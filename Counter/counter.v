==> flow/design.v <==
`timescale 1ns / 1ns
module Counter(reset, clk, count);
  input clk;
  input reset;
  output [31:0] count;
  reg [31:0] count;
  initial
    count = 0;
  always @(posedge clk)
    if (reset)
      count <= 0;
    else
      count <= count + 1;
endmodule
* From RTL to reports: Counter
What the tools print for Counter, step after step.
Lines are those of the file above, counted from 1.
Library cell names are shortened.
Not given: --
- Top module :: Counter
- Clock port :: clk
- Standard-cell library :: sky130hd
- Library corner :: tt_025C_1v80

* Word level
Counts by Yosys on the flattened word-level netlist (proc, flatten, opt, wreduce; memories kept). Register bits leave out memories and registers merged into their read ports (data or address); mux counts leave out enables and synchronous resets folded into registers. Print and check cells are left out. Cells with the same type and inputs are merged into one.
- Add/sub/neg operators :: 1
** Operators with widths (count)
- adder 32 x 1 -> 32 bit (second input constant) :: 1
- Output and inout port bits :: 32
- Flip-flop bits (word level) :: 32
- Bits of input ports :: 2
- Word-level cells :: 2

* Longest topological paths
Longest topological path by Yosys (ltp), each cell counted once; first at word level (registers and memories cut), then after technology mapping (sequential cells cut; the memories' decode and read muxes count).
- Depth in word-level cells :: 1
- ABC_AREA :: 0
- Mapped depth :: 6
- Mapped depth without buffers :: 5

* After synthesis
Yosys stat after the flow's synthesis: flattened, memories mapped to cells. It holds for the ABC_AREA given above (unset counts as 0); a run with the other value may have another netlist.
Totals and module areas in this step are rounded.
** Cells by type
- dfxtp_1 :: count 32, total area 640.614 um^2
- or4_1 :: count 12, total area 90.086 um^2
- a21oi_1 :: count 17, total area 85.082 um^2
- o31ai_1 :: count 11, total area 82.579 um^2
- nor2_1 :: count 14, total area 52.55 um^2
- xnor2_1 :: count 5, total area 43.792 um^2
- nand2_1 :: count 11, total area 41.29 um^2
- nand3_1 :: count 8, total area 40.038 um^2
- or3_1 :: count 6, total area 37.536 um^2
- xor2_1 :: count 4, total area 35.034 um^2
- mux2_2 :: count 3, total area 33.782 um^2
- nand4_1 :: count 5, total area 31.28 um^2
- nor2b_1 :: count 5, total area 31.28 um^2
- o21ai_0 :: count 6, total area 30.029 um^2
- buf_6 :: count 2, total area 22.522 um^2
- inv_1 :: count 5, total area 18.768 um^2
- nor4_1 :: count 3, total area 18.768 um^2
- and4_1 :: count 2, total area 17.517 um^2
Not listed: further types 11, cells in them 17.
- Flip-flop cells :: 32
- Standard cells after synthesis :: 168
- Mapped area :: 1480 um^2
- Buffer cells :: 9
- Area of sequential cells :: 641 um^2

* Worst setup path after synthesis
Source: OpenSTA report_checks on the synthesized netlist (no wires, ideal clock, input and output delay 20% of the period each), path of least setup slack; recovery checks are left aside. Register names are those of the netlist, which keeps one name where synthesis merged equal registers.
- Path type :: register -> register
- From :: register count[0]
- To :: register count[22]
- Period :: 2.68 ns
- Required time :: 2.610 ns
- Path delay :: 2.051 ns
- Time at the first pin :: 0.000 ns
- Arrival time :: 1.981 ns
- Slack :: 0.629 ns
- Stages :: 7
- Path buffers :: 1
- Setup time :: 0.070 ns
- Synthesis period reached :: 2.051 ns
"path delay" is the arrival time less input delay plus setup time.
"stages" counts driving pins, that of a launching flip-flop among them; a cell with two outputs on the path counts twice.
"synthesis period reached" = period - worst setup slack (recovery checks aside). The figure is calculated, with input and output delays left at 20% of the set period.
The rows between start and end are the longest chain of elaborated cells between them; the timing report does not say that the signal goes this way. Where chains are equally long, one stands for them.
Each line given opens the expression or statement behind the cell; cells for indexed reads and writes are added by Yosys, which also makes memories of some case tables.
- Path through :: dfxtp_1 ha_1 and4_4 or4b_1 buf_2 or4_1 a21oi_1
- Length of the longest elaborated chain :: 1
- Elaborated cells between the ends (all ways) :: 1
- RTL lines with such cells :: 1
- Classes of those cells :: add/sub (1)
** RTL lines, path after synthesis
- from (decl) :: RTL line 5 : output [31:0] count;
- from (assign) :: RTL line 11 : count <= 0;
- from (assign) :: RTL line 13 : count <= count + 1;
- adder 32 x 1 -> 32 bit :: RTL line 13
- to (assign) :: RTL line 11
- to (assign) :: RTL line 13
- to (decl) :: RTL line 5

* Path in the finished layout
Path of least setup slack in the final report of stored run 1 (OpenROAD, finished layout, wires in). Where an end is a register, its clock arrival counts in the times.
- Path type :: register -> register
- From :: register count[0]
- To :: register count[20]
- Required time :: 2.68 ns
- Arrival time :: 2.50 ns
- Stages :: 6
- Time at the first pin :: 0.33 ns
- Period :: 2.41 ns
- Path buffers :: 0
- Slack :: 0.17 ns
- Setup time :: 0.07 ns
The rows between start and end are the longest chain of elaborated cells between them; the timing report does not say that the signal goes this way. Where chains are equally long, one stands for them.
- Path through :: dfxtp_1 ha_1 and4_4 or4b_1 or4_1 a21oi_1
- Length of the longest elaborated chain :: 1
- Elaborated cells between the ends (all ways) :: 1
- RTL lines with such cells :: 1
- Classes of those cells :: add/sub (1)
** RTL lines, path after layout
- from (decl) :: RTL line 5 : output [31:0] count;
- from (assign) :: RTL line 11 : count <= 0;
- from (assign) :: RTL line 13 : count <= count + 1;
- adder 32 x 1 -> 32 bit :: RTL line 13
- to (assign) :: RTL line 11
- to (assign) :: RTL line 13
- to (decl) :: RTL line 5

# Flow runs of Counter

Flow measurements of Counter on sky130hd: 2 stored runs with different settings, listed in no order. Input and output delays are each 20% of the period that was set; the output load is 0.01 pF.
"achieved period" is the run's clock period less its worst setup slack. It is reckoned from that one timing run; input and output delays stay at 20% of the period that was set.
"time used up by the worst setup path" = time allowed to the worst setup path (clock period - input delay - output delay, where it has them) - its slack; a late launch clock adds to it, a late capture clock takes from it.
"power consumption" is the tool's figure for a default switching activity; nothing was simulated.
The results are shown rounded.

** Stored run 1
- Settings :: period_ns=2.41; CORE_UTILIZATION=41; CAP_MARGIN=20; CORE_MARGIN=2; SLEW_MARGIN=20
- Final worst hold slack :: 0.502 ns
- Overall die area :: 4090 um^2
- Achieved period :: 2.239 ns
- Time used up by the worst setup path :: 2.24 ns
- Class of the worst setup path :: register -> register
- Post-route setup TNS :: 0.000 ns
- Area of the synthesized netlist :: 1480 um^2
- Power consumption :: 0.0009 W
- Smallest setup slack :: 0.171 ns
- Post-layout utilization :: 0.563
- Standard-cell area of the final layout :: 1910 um^2

** Stored run 2
- Settings :: period_ns=3.35; CORE_UTILIZATION=50; PLACE_DENSITY_LB_ADDON=0.06; TNS_END_PERCENT=10; CAP_MARGIN=20; CORE_MARGIN=2; SLEW_MARGIN=20
- Area of the synthesized netlist :: 1480 um^2
- Achieved period :: 2.259 ns
- Final worst hold slack :: 0.495 ns
- Power consumption :: 0.000639 W
- Smallest setup slack :: 1.09 ns
- Time used up by the worst setup path :: 2.26 ns
- Class of the worst setup path :: register -> register
- Post-route setup TNS :: 0.000 ns
- Standard-cell area of the final layout :: 1860 um^2
- Post-layout utilization :: 0.669
- Overall die area :: 3400 um^2
